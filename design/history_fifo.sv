==> flow/design.v <==
module history_fifo
    #(parameter N=64)
    (
        input wire clk,
        input wire s_in,
        output wire [N-1:0] r_out  
    );
    reg [N-1:0] r_reg;
    initial
        r_reg = 0;
    always @(posedge clk)
        r_reg <= {r_reg[N-2:0], s_in};
    assign r_out = r_reg;  
endmodule
Reports on history_fifo
The steps from the RTL of history_fifo to its reports follow in flow order.
Lines are those of the file above, counted from 1.
Library cell names are shortened.
{"block": "inputs", "design": "history_fifo", "clock": "clk", "lib": "sky130hd", "lib_corner": "tt_025C_1v80"}

Word-level counts
Counts by Yosys on the flattened word-level netlist (proc, flatten, opt, wreduce; memories kept). Register bits leave out memories and registers merged into their read ports (data or address); mux counts leave out enables and synchronous resets folded into registers. Print and check cells are left out. Cells with the same type and inputs are merged into one.
{"block": "word_totals", "inputBits": 2, "regBits": 64}

Depth
Longest topological path by Yosys (ltp), each cell counted once; first at word level (registers and memories cut), then after technology mapping (sequential cells cut; the memories' decode and read muxes count).
{"block": "logic_depth", "depth_word": 0, "abc_area": 0, "depth_mapped": 0, "mapped_depth_nobuf": 0}

Netlist
Yosys stat after the flow's synthesis: flattened, memories mapped to cells. It holds for the ABC_AREA given above (unset counts as 0); a run with the other value may have another netlist.
Totals and module areas in this step are rounded.
{"block": "types", "cell_type": "dfxtp_1", "count": 64, "type_area_um2": 1.28E+03}
{"block": "synth_totals", "synth_area_mm2": 0.001281, "ffs": 64, "cells": 64, "buf_cells": 0}

Worst setup path after synthesis
OpenSTA on the mapped netlist: ideal clock, no wires. The path of least setup slack (recovery checks aside). Input and output delay are each 20% of the period. Register names are those of the netlist, which keeps one name where synthesis merged equal registers.
{"block": "synth_path", "path_type": "reg-to-output", "start": "reg r_reg[0]", "end": "out r_out[0]", "path_slack_ns": 0.064, "n_path_buf": 0, "tclk_ns": 0.507, "arrival_ns": 0.342, "driving_pins": 1, "required_ns": 0.406, "path_delay_ns": 0.342, "launch_ns": 0.000, "period_less_setup_slack_ns": 0.443}
"path_delay_ns" = arrival - input delay + setup time.
At an output port there is no setup time.
"driving_pins": output pins that drive a net of the path, with the launching flip-flop's if there is one; two outputs of one cell count as two.
"period_less_setup_slack_ns" = period - worst setup slack (recovery checks aside). The figure is calculated, with input and output delays left at 20% of the set period.
{"block": "synth_via", "cell_sequence": "dfxtp_1", "elab_chain_cells": 0, "cells_between": 0, "cone_lines": 0}
{"block": "synth_lines", "element": "start: declaration", "line_no": 8, "source": "reg [N-1:0] r_reg;"}
{"block": "synth_lines", "element": "start: assignment", "line_no": 12, "source": "r_reg <= {r_reg[N-2:0], s_in};"}
{"block": "synth_lines", "element": "end: declaration", "line_no": 6, "source": "output wire [N-1:0] r_out"}

Path in the finished layout
Path of least setup slack in the final report of run A (OpenROAD, finished layout, wires in). Where an end is a register, its clock arrival counts in the times.
{"block": "layout_path", "path_type": "reg-to-output", "start": "reg r_reg[35]", "end": "out r_out[35]", "arrival_ns": 0.78, "launch_ns": 0.32, "path_slack_ns": -0.53, "required_ns": 0.25, "tclk_ns": 0.312, "n_path_buf": 1, "driving_pins": 2}
{"block": "layout_via", "cell_sequence": "dfxtp_2 buf_6", "elab_chain_cells": 0, "cells_between": 0, "cone_lines": 0}
{"block": "layout_lines", "element": "start: declaration", "line_no": 8, "source": "reg [N-1:0] r_reg;"}
{"block": "layout_lines", "element": "start: assignment", "line_no": 12, "source": "r_reg <= {r_reg[N-2:0], s_in};"}
{"block": "layout_lines", "element": "end: declaration", "line_no": 6, "source": "output wire [N-1:0] r_out"}

Below are 2 stored runs of the flow (Yosys, OpenROAD; platform sky130hd) on history_fifo, each with its settings and what was measured, unordered. Constraints: input delay and output delay 20% of the set period each, output load 0.01 pF.
"achieved_period_ns" = clock period - worst setup slack. The figure is calculated, with input and output delays left at 20% of the set period.
"critical_path_time_ns" is the time allowed to the run's worst setup path (the clock period less input and output delay, where it has them) less its slack. Clock arrival times count: a late capture clock shortens it, a late launch clock lengthens it.
By "final_power_uw" is meant OpenSTA's value without simulated activity: inputs other than the clock are taken to toggle once in ten clock periods, and the tool carries that through the logic.
Values from the reports are rounded here.

Run A
==> flow/run.sh <==
#!/bin/bash
# the make line also repeats the synthesis and layout settings of config.mk as NAME=value (left out here)
make -C /OpenROAD-flow-scripts/flow DESIGN_CONFIG=/design/flow/config.mk WORK_HOME=/design/flow/orfs CLKGATE_MAP_FILE= finish
==> flow/config.mk <==
export PLATFORM = sky130hd
export DESIGN_NAME = history_fifo
export DESIGN_NICKNAME = history_fifo
export VERILOG_FILES = /design/flow/design.v
export SDC_FILE = /design/flow/constraint.sdc
export NUM_CORES = 4
export LEC_CHECK = 0
export CAP_MARGIN = 20
export CORE_MARGIN = 2
export CORE_UTILIZATION = 15
export CTS_CLUSTER_DIAMETER = 149
export CTS_CLUSTER_SIZE = 32
export PLACE_DENSITY_LB_ADDON = 0.13
export SETUP_SLACK_MARGIN = 0.08
export SLEW_MARGIN = 20
==> flow/constraint.sdc <==
create_clock -name core_clock -period 0.312 [get_ports {clk}]
set_input_delay 0.0624 -clock core_clock [delete_from_list [all_inputs] [get_ports {clk}]]
set_output_delay 0.0624 -clock core_clock [all_outputs]
set_load 0.01 [all_outputs]

==> results of run A, as JSON <==
{
  "critical_path_time_ns": 0.78,
  "path_kind": "reg-to-output",
  "die_mm2": 0.009297,
  "cell_area_final_mm2": 0.002489,
  "setup_tns_ns": -40.51,
  "finish.utilization_pct": 30.1,
  "final_power_uw": 15990,
  "setup_worst_slack_ns": -0.525,
  "synthesis_area_mm2": 0.001281,
  "fin_hold_ws_ns": -0.145,
  "achieved_period_ns": 0.837
}

Run B
==> flow/run.sh <==
#!/bin/bash
# the make line also repeats the synthesis and layout settings of config.mk as NAME=value (left out here)
make -C /OpenROAD-flow-scripts/flow DESIGN_CONFIG=/design/flow/config.mk WORK_HOME=/design/flow/orfs CLKGATE_MAP_FILE= finish
==> flow/config.mk <==
export PLATFORM = sky130hd
export DESIGN_NAME = history_fifo
export DESIGN_NICKNAME = history_fifo
export VERILOG_FILES = /design/flow/design.v
export SDC_FILE = /design/flow/constraint.sdc
export NUM_CORES = 4
export LEC_CHECK = 0
export CAP_MARGIN = 20
export CORE_MARGIN = 2
export CORE_UTILIZATION = 40
export SLEW_MARGIN = 20
==> flow/constraint.sdc <==
create_clock -name core_clock -period 0.778 [get_ports {clk}]
set_input_delay 0.1556 -clock core_clock [delete_from_list [all_inputs] [get_ports {clk}]]
set_output_delay 0.1556 -clock core_clock [all_outputs]
set_load 0.01 [all_outputs]

==> results of run B, as JSON <==
{
  "critical_path_time_ns": 0.84,
  "path_kind": "reg-to-output",
  "die_mm2": 0.003672,
  "cell_area_final_mm2": 0.002346,
  "setup_tns_ns": -12.71,
  "finish.utilization_pct": 76.8,
  "final_power_uw": 5816,
  "setup_worst_slack_ns": -0.217,
  "synthesis_area_mm2": 0.001281,
  "fin_hold_ws_ns": 0.210,
  "achieved_period_ns": 0.995
}
